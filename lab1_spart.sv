==> flow/design.v <==
module UART(clk,rst_n,RX,TX,rx_rdy,clr_rx_rdy,rx_data,trmt,tx_data,tx_done, baud_goal);
	input clk,rst_n;			 
	input RX,trmt;
	input [13 :0] baud_goal;				 
	input clr_rx_rdy;			 
	input [7:0] tx_data;		 
	output TX,rx_rdy,tx_done;	 
	output [7:0] rx_data;		 
	UART_tx iTX(.clk(clk), .rst_n(rst_n), .TX(TX), .trmt(trmt),
			.tx_data(tx_data), .tx_done(tx_done), .baud_goal(baud_goal));
	UART_rx iRX(.clk(clk), .rst_n(rst_n), .RX(RX), .rdy(rx_rdy),
				.clr_rdy(clr_rx_rdy), .rx_data(rx_data), .baud_goal(baud_goal));
endmodule
module UART_rx(
	input clk, rst_n,		 
	input RX,
	input [13 : 0] baud_goal,				 
	input clr_rdy,			 
	output [7:0]rx_data,	 
	output logic rdy		 
);
	logic start;				 
	logic receiving;			 
	logic set_rdy;				 
	logic shift;				 
	logic [8:0]rx_shft_reg;		 
	logic [11:0]baud_cnt;		 
	logic [3:0]bit_cnt;			 
	logic RX_sync;				 
	logic RX_FF1;				 
	typedef enum logic {IDLE, RECE} state_t;
	state_t state, nxt_state;
	always_ff @(posedge clk, negedge rst_n)
		if(!rst_n) begin
			RX_FF1 <= 1'b1;
			RX_sync <= 1'b1;
		end
		else begin
			RX_FF1 <= RX;
			RX_sync <= RX_FF1;
		end
	always_ff @(posedge clk)
		if(shift)
			rx_shft_reg <= {RX_sync, rx_shft_reg[8:1]};		 
	assign rx_data = rx_shft_reg[7:0];		 
	always_ff @(posedge clk)
		if(start)
			baud_cnt <= baud_goal >> 1;		 
		else if(shift)
			baud_cnt <= baud_goal;		 
		else if(receiving)
			baud_cnt <= baud_cnt - 1;		 
	assign shift = (baud_cnt == 12'h000);		 
	always_ff @(posedge clk)
		if(start)
			bit_cnt <= 4'h0;		 
		else if(shift)
			bit_cnt <= bit_cnt + 1;		 
	always_ff @(posedge clk, negedge rst_n)
		if(!rst_n)
			state <= IDLE;
		else
			state <= nxt_state;
	always_comb begin
		nxt_state = state;
		start = 1'b0;
		receiving = 1'b0;
		set_rdy = 1'b0;
		case(state)
			RECE: begin
				receiving = 1'b1;
				if(bit_cnt == 4'd10) begin		 
					set_rdy = 1'b1;
					nxt_state = IDLE;
				end
			end
			default:			 
				if(RX_sync == 1'b0) begin			 
					start = 1'b1;
					nxt_state = RECE;
				end
		endcase
	end
	always_ff @(posedge clk, negedge rst_n)
		if(!rst_n)
			rdy <= 1'b0;
		else if(start | clr_rdy)
			rdy <= 1'b0;
		else if(set_rdy)
			rdy <= 1'b1;
endmodule
module UART_tx(
	input clk, rst_n,		 
	input trmt,	
	input [13:0] baud_goal,			 
	input [7:0]tx_data,		 
	output TX,				 
	output logic tx_done	 
);
	logic init;					 
	logic transmitting;			 
	logic set_done;				 
	logic shift;				 
	logic [8:0]tx_shft_reg;		 
	logic [11:0]baud_cnt;		 
	logic [3:0]bit_cnt;			 
	typedef enum logic {IDLE, TRAN} state_t;
	state_t state, nxt_state;
	always_ff @(posedge clk, negedge rst_n)
		if(!rst_n)
			tx_shft_reg <= 9'h1FF;		 
		else
			if(init)
				tx_shft_reg <= {tx_data, 1'b0};		 
			else if(shift)
				tx_shft_reg <= {1'b1, tx_shft_reg[8:1]};		 
	assign TX = tx_shft_reg[0];		 
	always_ff @(posedge clk)
		if(init|shift)
			baud_cnt <= 12'h000;		 
		else if(transmitting)
			baud_cnt <= baud_cnt + 1;		 
	assign shift = (baud_cnt == baud_goal);		 
	always_ff @(posedge clk)
		if(init)
			bit_cnt <= 4'h0;		 
		else if(shift)
			bit_cnt <= bit_cnt + 1;		 
	always_ff @(posedge clk, negedge rst_n)
		if(!rst_n)
			state <= IDLE;
		else
			state <= nxt_state;
	always_comb begin
		nxt_state = state;
		init = 1'b0;
		transmitting = 1'b0;
		set_done = 1'b0;
		case(state)
			TRAN: begin
				transmitting = 1'b1;
				if(bit_cnt == 4'd10) begin		 
					set_done = 1'b1;
					nxt_state = IDLE;
				end
			end
			default:			 
				if(trmt) begin			 
					init = 1'b1;
					nxt_state = TRAN;
				end
		endcase
	end
	always_ff @(posedge clk, negedge rst_n)
		if(!rst_n)
			tx_done <= 1'b0;
		else if(init)
			tx_done <= 1'b0;
		else if(set_done)
			tx_done <= 1'b1;
endmodule
module driver(
    input clk,
    input rst,
    output iocs,
    output iorw,
    input rda,
    input tbr,
    output [1:0] ioaddr,
    inout [7:0] databus
    );
	logic start, finish;
	logic trmt;
	logic rx_rdy;
	logic [8:0] databus_driver;
	logic rst_n;
	logic iorw_reg;
	assign iorw = iorw_reg;
	logic clr_rx_rdy;
	assign rst_n = ~rst;
    typedef enum logic[1:0] {IDLE, TRANS, DONE} state_t;
	state_t state, nxt_state;
	always_ff @(posedge clk, negedge rst_n) begin
	if(!rst_n)
		state<=IDLE;
	else
		state<= nxt_state;
    end
	assign ioaddr =	trmt ? 2'b00 : 
	finish ? 2'b10 : 2'b11;
	always_ff @(posedge clk, negedge rst_n) begin
		if(!rst_n)
			databus_driver <= 8'b0000_0000;
		else if(finish == 1'b1)
			databus_driver <= databus;
	end
	assign iocs = 1'b1;
       always_comb begin
		trmt = 1'b0;
		clr_rx_rdy = 1'b0;
        finish = 1'b0;
		start = 1'b0;
		iorw_reg = 1'b0;
		case(state)
			TRANS: begin
				iorw_reg = 1;
				if(rda) begin
					trmt = 1'b1;
					clr_rx_rdy = 1'b1;
				end
				nxt_state = TRANS;
			end
			DONE: begin
				finish =1;
				nxt_state = TRANS;
			end
			default: begin
				start = 1;
				iorw_reg = 1;
				nxt_state = TRANS;
			end
		endcase
       end
endmodule
module lab1_spart(
    input        logic       CLOCK_50,
    input         logic      CLOCK2_50,
    input         logic      CLOCK3_50,
    input         logic      CLOCK4_50,
    output reg   [6:0]  HEX0,
    output reg   [6:0]  HEX1,
    output reg   [6:0]  HEX2,
    output reg   [6:0]  HEX3,
    output reg   [6:0]  HEX4,
    output reg   [6:0]  HEX5,
    input    logic    [3:0]  KEY,
    output		logic   [9:0]		LEDR,
    input    logic    [9:0]  SW,
    input  logic    [35:0]  GPIO
);
wire txd;
wire rxd;
wire iocs;
wire iorw;
wire rda;
wire tbr;
wire [1:0] ioaddr;
wire [7:0] databus;
wire [1:0] br_cfg;
wire rst = ~KEY[0];
assign LEDR = {~rxd,~txd,7'b0,rst};
assign rxd = GPIO[5];
assign br_cfg = SW[9:8];
spart spart0(   .clk(CLOCK_50),
                .rst(rst),
                .br_cfg(br_cfg),
                .iocs(iocs),
                .iorw(iorw),
                .rda(rda),
                .tbr(tbr),
                .ioaddr(ioaddr),
                .databus(databus),
                .txd(txd),
                .rxd(rxd)
            );
driver driver0( .clk(CLOCK_50),
                .rst(rst),
                .iocs(iocs),
                .iorw(iorw),
                .rda(rda),
                .tbr(tbr),
                .ioaddr(ioaddr),
                .databus(databus)
            );
always@(*) begin
	case (br_cfg)
        2'b00 : begin  
            HEX5 = 7'b1111111;
            HEX4 = 7'b1111111;
            HEX3 = 7'b0011001;  
            HEX2 = 7'b0000000;  
            HEX1 = 7'b1000000;  
            HEX0 = 7'b1000000;  
        end
		2'b01 : begin  
            HEX5 = 7'b1111111;
            HEX4 = 7'b1111111;
            HEX3 = 7'b0010000;  
            HEX2 = 7'b0000010;  
            HEX1 = 7'b1000000;  
            HEX0 = 7'b1000000;  
        end
        2'b10 : begin  
            HEX5 = 7'b1111111;
            HEX4 = 7'b1111001;  
            HEX3 = 7'b0010000;  
            HEX2 = 7'b0100100;  
            HEX1 = 7'b1000000;  
            HEX0 = 7'b1000000;  
        end
        2'b11 : begin  
            HEX5 = 7'b1111111;
            HEX4 = 7'b0110000;  
            HEX3 = 7'b0000000;  
            HEX2 = 7'b0011001;  
            HEX1 = 7'b1000000;  
            HEX0 = 7'b1000000;  
        end
        default : begin
            HEX5 = 7'b1111111;
            HEX4 = 7'b1111111;
            HEX3 = 7'b1111111;
            HEX2 = 7'b1111111;
            HEX1 = 7'b1111111;
            HEX0 = 7'b1111111;
        end
    endcase
end
endmodule
module spart(
    input clk,
    input rst,
    input [1:0] br_cfg,
    input iocs,
    input iorw,
    output rda,
    output tbr,
    input [1:0] ioaddr,
    inout [7:0] databus,
    output txd,
    input rxd
    );
    logic [7:0] rx_data, tx_data;
    logic clr_rx_rdy, rx_rdy;
    logic trmt;
    logic tx_done;
    logic [7:0] databus_reg;
    logic [13:0] baud_goal;
    logic finish;
    logic rst_n;
    assign rst_n = ~rst;
 assign baud_goal = (br_cfg == 2'b00) ? 14'd10416 :
                   (br_cfg == 2'b01) ? 14'd5208  :
                   (br_cfg == 2'b10) ? 14'd2604  :
                   (br_cfg == 2'b11) ? 14'd1302  : 14'd10416;
    assign tbr = ioaddr == 2'b00 ? 1'b1 : 1'b0;
    assign rda = rx_rdy;
    assign trmt = tbr;
    assign clr_rx_rdy = ioaddr == 2'b00;
    UART uart_bottom( .clk(clk), .rst_n(rst_n), .RX(rxd), .TX(txd), 
    .rx_rdy(rx_rdy) , .clr_rx_rdy(clr_rx_rdy), .rx_data(rx_data), 
    .trmt(trmt), .tx_data(tx_data), .tx_done(tx_done), .baud_goal(baud_goal));
   always_ff @(posedge clk or negedge rst_n) begin
    if (!rst_n) begin
        tx_data <= 8'b0000_0000;  
    end else if (iorw)begin
        tx_data <=  rx_data;
    end
    end
    always_ff @(posedge clk or negedge rst_n) begin
    if (!rst_n) begin
        databus_reg <= 8'b0000_0000;  
    end else if (rda) begin
        databus_reg <=  rx_data;
    end
    end
    assign databus = iocs ? databus_reg : 8'bzzzz_zzzz;
endmodule
Step by step through the tools: lab1_spart
What the tools print for lab1_spart, step after step.
Line numbers count from 1 in the design file above.
Operators carry their Yosys type and port widths (W data, S select, Z words).
Cell names lack the library's common part.
Not given: n/a
- design top: lab1_spart
- clock port: CLOCK_50
- cell library: sky130hd
- library corner: tt_025C_1v80

Word-level counts
Source: Yosys, flattened and elaborated, memories not mapped. Widths are those after wreduce. Registers that Yosys merges into a memory's read port (data or address) are not register bits. Print and check cells do not count. Equal cells are merged and count once.
- register bits at 64
- noted input port bits: 54
- noted output and inout port bits: 52
- $add $sub $neg: 4
- noted equality and inequality tests: 6
- multiplexer cells: 32
- bitwise gates (word level): 5
- reduce/logical cells: 9
- operators with widths (cell ; number):
    $mux W14 ; 4
    $pmux W7 S3 ; 2
    $mux W12 ; 3
    $pmux W7 S4 ; 1
    $mux W9 ; 2
    $mux W1 ; 17
    $eq A12 B14 Y1 ; 1
    $mux W7 ; 2
    $add A12 B1 Y12 const B ; 1
    $sub A12 B1 Y12 const B ; 1
    $logic_not A12 Y1 ; 1
    $add A4 B1 Y4 const B ; 2
    $eq A4 B4 Y1 const B ; 2
    $eq A2 B2 Y1 const B ; 2
    $logic_not A2 Y1 ; 2
    $reduce_bool A2 Y1 ; 2
    $reduce_or A2 Y1 ; 2
    $reduce_or A4 Y1 ; 1
    $not A1 Y1 ; 3
    $reduce_bool A3 Y1 ; 1
    $or A1 B1 Y1 ; 2
    $eq A2 B1 Y1 const B ; 1
    $mux W2 ; 1

Longest topological paths
Yosys ltp: most cells in a row. Word level: on the elaborated netlist, between registers, memories and ports. Mapped: between sequential cells and ports; inverters and the memories' decode and read muxes count.
- depth after elaboration: 8
- ABC_AREA at 0
- noted depth in mapped cells: 9
- gate-level depth less buffers at 8

Netlist
The flow's flattened synthesis, as Yosys stat reports it; memories are mapped. The netlist is that of the ABC_AREA named above (0 if unset); the other value can give another one.
- cell count: 349
- chip area (Yosys): 0.0034558 mm²
- sequential part of the area: 0.0016203 mm²
- flip-flops at 64
- cell types (type ; number ; total area (µm²)):
    edfxtp_1 ; 21 ; 630.605
    dfxtp_1 ; 20 ; 400.384
    buf_4 ; 46 ; 345.331
    dfrtp_1 ; 12 ; 300.288
    dfstp_2 ; 11 ; 289.027
    ha_1 ; 12 ; 150.144
    nor2_1 ; 33 ; 123.869
    xor2_1 ; 14 ; 122.618
    nand2_1 ; 20 ; 75.072
    o21ai_0 ; 15 ; 75.072
    inv_1 ; 17 ; 63.811
    o31a_1 ; 7 ; 61.309
    nor3_1 ; 12 ; 60.058
    nand4_1 ; 9 ; 56.304
    a21oi_1 ; 11 ; 55.053
    xnor2_1 ; 6 ; 52.55
    or3_1 ; 7 ; 43.792
    and3_1 ; 5 ; 31.28
Not listed: further types 34, cells in them 71.
The figures by module come from a second, unflattened synthesis with its own total; it is not the netlist above.
- noted cells (unflattened synthesis): 401
- area (unflattened synthesis) at 0.0041515 mm²
Rows give one instance, submodules left out.
- modules (module ; instances ; cells ; area (mm²) ; sequential area (mm²)):
    UART_rx ; 1 ; 144 ; 0.0015615 ; 0.0008133
    UART_tx ; 1 ; 143 ; 0.0013525 ; 0.0006068
    spart ; 1 ; 52 ; 0.0007958 ; 0.0004004
    lab1_spart ; 1 ; 55 ; 0.0003829 ; 0
    driver ; 1 ; 7 ; 0.0000588 ; 0.000025
    UART ; 1 ; 0 ; 0 ; 0

Worst setup path after synthesis
Source: OpenSTA report_checks on the synthesized netlist (no wires, ideal clock, input and output delay 20% of the period each), path of least setup slack; recovery checks are left aside. Register names are those of the netlist, which keeps one name where synthesis merged equal registers.
- path type: input to register
- start point: in SW[8]
- end point: reg spart0.uart_bottom.iTX.bit_cnt[1]
- period at 2.39 ns
- library setup time at 0.116 ns
- arrival time at 2.015 ns
- data required time at 2.274 ns
- slack: 0.259 ns
- delay of the path at 1.653 ns
- noted stages on the path: 9
- buffers on the path: 2
- noted synthesis period reached: 2.131 ns
"delay of the path" is the arrival time less input delay plus setup time.
"stages on the path": output pins that drive a net of the path, with the launching flip-flop's if there is one; two outputs of one cell count as two.
"synthesis period reached" = period - worst setup slack (recovery checks aside). The figure is calculated, with input and output delays left at 20% of the set period.
The rows between start and end are the longest chain of elaborated cells between them; the timing report does not say that the signal goes this way. Where chains are equally long, one stands for them.
A line is the first line of the expression or statement that the cell stems from. Yosys adds cells for indexed reads and writes and turns some case tables into memories.
- cell sequence: inv_1 -> ha_1 -> buf_4 -> nor2_4 -> or4_4 -> nand4b_4 -> buf_2 -> or2_1 -> a31o_1
- length of the longest elaborated chain: 6
- elaborated cells between the ends (all ways) at 9
- those cells by class: 4 x eq/ne; 4 x mux; 1 x reduce/logical
- ends and longest elaborated chain, post-synthesis (what ; line ; source):
    from (decl) ; 238 ; input    logic    [9:0]  SW,
    $eq A2 B2 Y1 ; 345 ; (br_cfg == 2'b11) ? 14'd1302  : 14'd10416;
    $mux W14 ; 345 ;
    $mux W14 ; 344 ; (br_cfg == 2'b10) ? 14'd2604  :
    $mux W14 ; 343 ; (br_cfg == 2'b01) ? 14'd5208  :
    $mux W14 ; 342 ;
    $eq A12 B14 Y1 ; 123 ;
    to (assign) ; 126 ; bit_cnt <= 4'h0;
    to (assign) ; 128 ; bit_cnt <= bit_cnt + 1;
    to (decl) ; 106 ; logic [3:0]bit_cnt;
Nets of the timed path that keep an RTL name, with a line that drives or declares them; the list need not be complete.
- named nets, post-synthesis (net ; line ; source):
    HEX2[2] ; 276 ; case (br_cfg)
    HEX4[1] ; 276 ;

Worst path after layout
Path of least setup slack in the final report of stored run 1 (OpenROAD, finished layout, wires in). Where an end is a register, its clock arrival counts in the times.
- path type: register to register
- start point: reg spart0.uart_bottom.iRX.baud_cnt[2]
- end point: reg spart0.uart_bottom.iRX.bit_cnt[3]
- period at 1.84 ns
- library setup time at 0.14 ns
- arrival time at 1.99 ns
- data required time at 2.03 ns
- slack: 0.04 ns
- noted stages on the path: 9
- buffers on the path: 2
The rows between start and end are the longest chain of elaborated cells between them; the timing report does not say that the signal goes this way. Where chains are equally long, one stands for them.
A register here has more assigning lines than the two given.
- cell sequence: edfxtp_1 -> buf_4 -> nor3_2 -> nand4_1 -> inv_2 -> buf_12 -> nand4_1 -> xor2_1 -> nor2_1
- length of the longest elaborated chain: 1
- elaborated cells between the ends (all ways) at 1
- those cells by class: 1 x reduce/logical
- ends and longest elaborated chain, post-layout (what ; line ; source):
    from (decl) ; 27 ; logic [11:0]baud_cnt;
    from (assign) ; 48 ;
    from (assign) ; 50 ;
    $logic_not A12 Y1 ; 53 ; assign shift = (baud_cnt == 12'h000);
    to (assign) ; 56 ; bit_cnt <= 4'h0;
    to (assign) ; 58 ; bit_cnt <= bit_cnt + 1;
    to (decl) ; 28 ; logic [3:0]bit_cnt;

FLOW RESULTS
============

Measured data: module lab1_spart, platform sky130hd, 2 stored runs of the flow under differing settings, order arbitrary. Input and output delays are each 20% of the period that was set; the output load is 0.01 pF.
"period achieved" = clock period - worst setup slack. The figure is calculated, with input and output delays left at 20% of the set period.
"worst path time": the worst setup path's part of the clock period (all of it between registers, 20% less for each end at a port) less its slack. A launch clock that arrives late makes it longer, a capture clock that arrives late makes it shorter.
By "total power after layout" is meant OpenSTA's value without simulated activity: inputs other than the clock are taken to toggle once in ten clock periods, and the tool carries that through the logic.

Stored run 1
Settings were period_ns = 1.84; CORE_UTILIZATION = 40; PLACE_DENSITY = 0.71; CORE_ASPECT_RATIO = 1.71; CELL_PAD_IN_SITES_DETAIL_PLACEMENT = 0; GPL_TIMING_DRIVEN = 1; CTS_CLUSTER_SIZE = 82; MAX_ROUTING_LAYER = met5; CAP_MARGIN = 20; CORE_MARGIN = 2; SLEW_MARGIN = 20
- worst path time at 1.80 ns
- worst path kind: register to register
- standard-cell area after routing: 0.0044768 mm²
- final design utilization: 53.1%
- noted the die footprint: 0.0094259 mm²
- setup slack of the worst path at 0.038 ns
- noted the chip area in the Yosys report: 0.0034558 mm²
- total power after layout at 4742 µW
- noted the sum of negative setup slack: 0.000 ns
- period achieved: 1.802 ns

Stored run 2
Settings were period_ns = 1.75; CORE_UTILIZATION = 55; PLACE_DENSITY = 0.67; CORE_ASPECT_RATIO = 0.54; TNS_END_PERCENT = 100; GPL_ROUTABILITY_DRIVEN = 1; CAP_MARGIN = 0; CORE_MARGIN = 2; SLEW_MARGIN = 20
- worst path time at 1.85 ns
- worst path kind: register to register
- standard-cell area after routing: 0.0049047 mm²
- final design utilization: 80.1%
- noted the die footprint: 0.0069639 mm²
- setup slack of the worst path at -0.103 ns
- noted the chip area in the Yosys report: 0.0034558 mm²
- total power after layout at 5027 µW
- noted the sum of negative setup slack: -0.532 ns
- period achieved: 1.853 ns
